==> flow/design.v <==
module controller(input        clk, reset,
                  input  [5:0] op, funct,
                  input        zero,
                  output       pcen, memwrite, irwrite, regwrite,
                  output       alusrca, iord, memtoreg, regdst,
                  output [1:0] alusrcb, pcsrc,
                  output [2:0] alucontrol);
  wire [1:0] aluop;
  wire       branch, pcwrite;
  maindec md(clk, reset, op,
             pcwrite, memwrite, irwrite, regwrite,
             alusrca, branch, iord, memtoreg, regdst,
             alusrcb, pcsrc, aluop);
  aludec  ad(funct, aluop, alucontrol);
  assign pcen = (branch & zero) | pcwrite;
endmodule
module maindec(input        clk, reset,
               input  [5:0] op,
               output       pcwrite, memwrite, irwrite, regwrite,
               output       alusrca, branch, iord, memtoreg, regdst,
               output [1:0] alusrcb, pcsrc,
               output [1:0] aluop);
  parameter   FETCH   = 4'b0000;   
  parameter   DECODE  = 4'b0001;   
  parameter   MEMADR  = 4'b0010;	 
  parameter   MEMRD   = 4'b0011;	 
  parameter   MEMWB   = 4'b0100;	 
  parameter   MEMWR   = 4'b0101;	 
  parameter   RTYPEEX = 4'b0110;	 
  parameter   RTYPEWB = 4'b0111;	 
  parameter   BEQEX   = 4'b1000;	 
  parameter   ADDIEX  = 4'b1001;	 
  parameter   ADDIWB  = 4'b1010;	 
  parameter   JEX     = 4'b1011;	 
  parameter   LW      = 6'b100011;	 
  parameter   SW      = 6'b101011;	 
  parameter   RTYPE   = 6'b000000;	 
  parameter   BEQ     = 6'b000100;	 
  parameter   ADDI    = 6'b001000;	 
  parameter   J       = 6'b000010;	 
  reg [3:0]  state, nextstate;
  reg [14:0] controls;
  always @(posedge clk or posedge reset)
    if(reset) state <= FETCH;
    else state <= nextstate;
  always @(*)
    case(state)
      FETCH:   nextstate <= DECODE;
      DECODE:  case(op)
                  LW:      nextstate <= MEMADR;
                  SW:      nextstate <= MEMADR;
                  RTYPE:   nextstate <= RTYPEEX;
                  BEQ:     nextstate <= BEQEX;
                  ADDI:    nextstate <= ADDIEX;
                  J:       nextstate <= JEX;
                  default: nextstate <= 4'bx;  
               endcase
      MEMADR:  case(op)
                  LW:      nextstate <= MEMRD;
                  SW:      nextstate <= MEMWR;
                  default: nextstate <= 4'bx;  
                endcase
      MEMRD:   nextstate <= MEMWB;
      MEMWB:   nextstate <= FETCH;
      MEMWR:   nextstate <= FETCH;
      RTYPEEX: nextstate <= RTYPEWB;
      RTYPEWB: nextstate <= FETCH;
      BEQEX:   nextstate <= FETCH;
      ADDIEX:  nextstate <= ADDIWB;
      ADDIWB:  nextstate <= FETCH;
      JEX:     nextstate <= FETCH;
      default: nextstate <= 4'bx;  
    endcase
  assign {pcwrite, memwrite, irwrite, regwrite,
          alusrca, branch, iord, memtoreg,
          regdst, alusrcb, pcsrc, aluop} = controls;
    always @ (*)
    case(state)
      FETCH:     controls <= 15'h5010;      
      DECODE:    controls <= 15'h0030;      
      MEMADR:    controls <= 15'h0420;      
      MEMRD:     controls <= 15'h0100;      
      MEMWB:     controls <= 15'h0880;      
      MEMWR:     controls <= 15'h2100;      
      RTYPEEX:   controls <= 15'h0402;      
      RTYPEWB:   controls <= 15'h0840;      
      BEQEX:     controls <= 15'h0605;      
      ADDIEX:    controls <= 15'h0420;      
      ADDIWB:    controls <= 15'h0800;      
      JEX:       controls <= 15'h4008;      
      default:   controls <= 15'hxxxx;      
    endcase
endmodule
module aludec(input  [5:0] funct,
              input  [1:0] aluop,
              output reg [2:0] alucontrol);
  always@(*)
    case(aluop)
      2'b00: alucontrol <= 3'b010;   
      2'b01: alucontrol <= 3'b011;   
      2'b11: alucontrol <= 3'b001;   
      default: case(funct)            
          6'b100000: alucontrol <= 3'b010;  
          6'b100010: alucontrol <= 3'b110;  
          6'b100100: alucontrol <= 3'b000;  
          6'b100101: alucontrol <= 3'b001;  
          6'b101010: alucontrol <= 3'b111;  
          default:   alucontrol <= 4'bxxxx;  
        endcase
    endcase
endmodule
=== Reports on controller ===
Tool output for the design above, in the order of the flow.
Line numbers count from 1 in the design file above.
Library cell names are shortened.
Not given: n/a

* Top: controller
* Clock port: clk
* Library: sky130hd
* Timing corner: tt_025C_1v80

=== After elaboration ===
Counts by Yosys on the flattened word-level netlist (proc, flatten, opt, wreduce; memories kept). Register bits leave out memories and registers merged into their read ports (data or address); mux counts leave out enables and synchronous resets folded into registers. Print and check cells are left out. Cells with the same type and inputs are merged into one.
Yosys's memory passes give these memory sizes; they may raise the number of words (mostly to a power of two), join words into wider ones and drop unused or constant bits.

* Register bits: 4
* ROM bits: 240
* Memory cells: 1
* Bits of input ports: 15
* Cells after elaboration: 37

{| class="wikitable"
|+ Memory list
! memory !! words !! width !! rd ports !! write ports !! RTL line !! source
|-
| (no name shown) || 16 || 15 || 1 || 0 || 78 || <nowiki>case(state)</nowiki>
|}

* Equality and inequality tests: 23
* Mux-type cells: 5
* Bitwise logic cells: 2
* Reductions and logical operators: 5

{| class="wikitable"
|+ Operators by type and width
! kind !! count
|-
| equality test 6 bit (second input constant) || 7
|-
| parallel mux 4 bit (select 7 bit) || 1
|-
| parallel mux 4 bit (select 5 bit) || 1
|-
| equality test 4 x 3 -> 1 bit (second input constant) || 4
|-
| equality test 4 bit (second input constant) || 4
|-
| parallel mux 3 bit (select 5 bit) || 1
|-
| parallel mux 3 bit (select 3 bit) || 1
|-
| equality test 4 x 2 -> 1 bit (second input constant) || 2
|-
| parallel mux 4 bit (select 2 bit) || 1
|-
| equality test 6 x 2 -> 1 bit (second input constant) || 1
|-
| equality test 6 x 3 -> 1 bit (second input constant) || 1
|-
| equality test 6 x 4 -> 1 bit (second input constant) || 1
|-
| logical NOT 6 bit || 1
|-
| OR reduction 6 bit || 1
|-
| equality test 4 x 1 -> 1 bit (second input constant) || 1
|-
| logical NOT 4 bit || 1
|-
| equality test 2 x 1 -> 1 bit (second input constant) || 1
|-
| equality test 2 bit (second input constant) || 1
|-
| logical NOT 2 bit || 1
|-
| OR reduction 2 bit || 1
|-
| bitwise AND 1 bit || 1
|-
| OR 1 bit || 1
|}

=== Logic depth ===
Yosys ltp: most cells in a row. Word level: on the elaborated netlist, between registers, memories and ports. Mapped: between sequential cells and ports; inverters and the memories' decode and read muxes count.

* Word-level depth: 4
* ABC_AREA: 0
* Depth in mapped cells: 5

=== Mapped cells and area ===
The flow's flattened synthesis, as Yosys stat reports it; memories are mapped. The netlist is that of the ABC_AREA named above (0 if unset); the other value can give another one.

* Standard cells after synthesis: 64
* Chip area (Yosys): 561.8 um^2
* Area of sequential cells: 100.1 um^2
* Flip-flop cells: 4
* Buffer cells: 3

{| class="wikitable"
|+ Cells by type
! type !! count
|-
| dfrtp_1 || 4
|-
| ha_1 || 4
|-
| a21oi_1 || 5
|-
| nand4b_4 || 1
|-
| nor4b_4 || 1
|-
| and2_2 || 3
|-
| o21ai_0 || 4
|-
| and2_1 || 3
|-
| inv_1 || 5
|-
| xor2_1 || 2
|-
| o211ai_1 || 2
|-
| a211oi_2 || 1
|-
| and4bb_1 || 1
|-
| buf_6 || 1
|-
| nor2_1 || 3
|-
| and2b_4 || 1
|-
| nor3_1 || 2
|-
| nor3_2 || 1
|}

Not listed: further types 19, cells in them 20.
By module: a second synthesis without flattening, with its own total; a netlist apart from the flattened one above.

* Cell total of the unflattened synthesis: 67
* Area (unflattened synthesis): 546.8 um^2

Rows give one instance, submodules left out.

{| class="wikitable"
|+ Modules
! module !! times used !! cells !! area (um^2) !! seq. area (um^2)
|-
| maindec || 1 || 56 || 470.5 || 100.1
|-
| aludec || 1 || 10 || 68.8 || 0.0
|-
| controller || 1 || 1 || 7.5 || 0.0
|}

=== Path before layout ===
Source: OpenSTA report_checks on the synthesized netlist (no wires, ideal clock, input and output delay 20% of the period each), path of least setup slack; recovery checks are left aside. Register names are those of the netlist, which keeps one name where synthesis merged equal registers.

* Path kind: register to output
* Start: reg md.state[1]
* End: out pcen
* Period: 1380 ps
* Output delay: 276 ps
* Arrival: 1149 ps
* Data required time: 1104 ps
* Slack: -45 ps
* Delay of the path: 1149 ps
* Stages on the path: 4
* Path buffers: 0
* Synthesis period reached: 1425 ps

"delay of the path" is the arrival time less input delay plus setup time.
At an output port there is no setup time.
"stages on the path" counts driving pins, that of a launching flip-flop among them; a cell with two outputs on the path counts twice.
"synthesis period reached" is the clock period less the worst setup slack; recovery checks do not enter. This is arithmetic on one report: input and output delays are still those of the set period (20% each).
The rows between start and end are the longest chain of elaborated cells between them; the timing report does not say that the signal goes this way. Where chains are equally long, one stands for them.
Each line given opens the expression or statement behind the cell; cells for indexed reads and writes are added by Yosys, which also makes memories of some case tables.
The chain passes a memory read, where the word-level depth is cut; so it can be longer than that depth.

* Cells stage by stage: dfrtp_1 > ha_1 > and2_1 > a211o_1
* Length of the longest elaborated chain: 3
* Elaborated cells on any way between the ends: 3
* RTL lines with such cells: 2
* Classes of those cells: logic (2); memory (1)

{| class="wikitable"
|+ RTL lines, path post-synthesis
! item !! RTL line !! source
|-
| from (decl) || 41 || <nowiki>reg [3:0]  state, nextstate;</nowiki>
|-
| from (assign) || 44 || <nowiki>if(reset) state <= FETCH;</nowiki>
|-
| from (assign) || 45 || <nowiki>else state <= nextstate;</nowiki>
|-
| memory read (16 x 15 bit) || 78 || <nowiki>case(state)</nowiki>
|-
| bitwise AND 1 bit || 15 || <nowiki>assign pcen = (branch & zero) | pcwrite;</nowiki>
|-
| OR 1 bit || 15 ||
|-
| to (decl) || 4 || <nowiki>output       pcen, memwrite, irwrite, regwrite,</nowiki>
|}

Nets of the timed path that keep an RTL name, with a line that drives or declares them; the list need not be complete.

{| class="wikitable"
|+ Named nets, post-synthesis
! net !! RTL line
|-
| pcsrc[1] || 78
|}

=== Path in the finished layout ===
Path of least setup slack in the final report of run 2 (OpenROAD, finished layout, wires in). Where an end is a register, its clock arrival counts in the times.
The path's times are printed in steps of 10 ps; the period is the one set.

* Path kind: register to output
* Start: reg md.state[0]
* End: out iord
* Period: 1940 ps
* Output delay: 390 ps
* Arrival: 1490 ps
* Data required time: 1550 ps
* Slack: 60 ps
* Stages on the path: 6
* Path buffers: 1

The rows between start and end are the longest chain of elaborated cells between them; the timing report does not say that the signal goes this way. Where chains are equally long, one stands for them.
The chain passes a memory read, where the word-level depth is cut; so it can be longer than that depth.

* Cells stage by stage: dfrtp_1 > ha_2 > and2b_2 > a21oi_1 > nor2_1 > dlygate4sd2_1
* Length of the longest elaborated chain: 1
* Elaborated cells on any way between the ends: 1
* RTL lines with such cells: 1
* Classes of those cells: memory (1)

{| class="wikitable"
|+ RTL lines, path after layout
! item !! RTL line !! source
|-
| from (decl) || 41 || <nowiki>reg [3:0]  state, nextstate;</nowiki>
|-
| from (assign) || 44 || <nowiki>if(reset) state <= FETCH;</nowiki>
|-
| from (assign) || 45 || <nowiki>else state <= nextstate;</nowiki>
|-
| memory read (16 x 15 bit) || 78 || <nowiki>case(state)</nowiki>
|-
| to (decl) || 5 || <nowiki>output       alusrca, iord, memtoreg, regdst,</nowiki>
|}

==> results <==
controller through Yosys and OpenROAD on sky130hd: 2 stored runs, unordered, with their settings and measured results. The constraints put input and output delay at 20% of the set period each and load the outputs with 0.01 pF.
By "clock period achieved" is meant the clock period of the run minus its worst setup slack. This is arithmetic on one report: input and output delays are still those of the set period (20% each).
"allowed time less slack (worst setup path)": the worst setup path's part of the clock period (all of it between registers, 20% less for each end at a port) less its slack. A launch clock that arrives late makes it longer, a capture clock that arrives late makes it shorter.
"total design power" rests on the timing tool's default activity at the inputs, not on a simulated workload.
"allowed time less slack (worst setup path)" is given in steps of 10 ps.

=== Run 1 ===
{| class="wikitable"
! Setting !! Value
|-
| period_ns || 2.11
|-
| CORE_UTILIZATION || 48
|-
| SETUP_SLACK_MARGIN || -0.06
|-
| PLACE_DENSITY_LB_ADDON || 0.06
|-
| HOLD_SLACK_MARGIN || 0.07
|-
| CORE_MARGIN || 7
|-
| CELL_PAD_IN_SITES_GLOBAL_PLACEMENT || 3
|-
| CELL_PAD_IN_SITES_DETAIL_PLACEMENT || 0
|-
| GPL_TIMING_DRIVEN || 1
|-
| GPL_ROUTABILITY_DRIVEN || 1
|-
| CTS_CLUSTER_DIAMETER || 268
|-
| CAP_MARGIN || 25
|-
| SLEW_MARGIN || 35
|-
| MAX_ROUTING_LAYER || met4
|}
Not finished: placement ended with error FLW-0024.

=== Run 2 ===
{| class="wikitable"
! Setting !! Value
|-
| period_ns || 1.94
|-
| CORE_UTILIZATION || 17
|-
| PLACE_DENSITY_LB_ADDON || 0.22
|-
| CELL_PAD_IN_SITES_DETAIL_PLACEMENT || 2
|-
| CTS_CLUSTER_SIZE || 18
|-
| CTS_CLUSTER_DIAMETER || 324
|-
| SLEW_MARGIN || 10
|-
| CAP_MARGIN || 20
|-
| CORE_MARGIN || 2
|-
! Result !! Value
|-
| Clock period achieved || 1878 ps
|-
| Setup total negative slack || 0 ps
|-
| Setup slack of the worst path || 62 ps
|-
| Allowed time less slack (worst setup path) || 1490 ps
|-
| Critical path type || register to output
|-
| Yosys chip area after synthesis || 561.8 um^2
|-
| Area of the standard cells in the finished layout || 1053.5 um^2
|-
| Total design power || 0.001189 W
|-
| Die area || 3780.4 um^2
|-
| Utilization of the finished layout || 0.34
|}
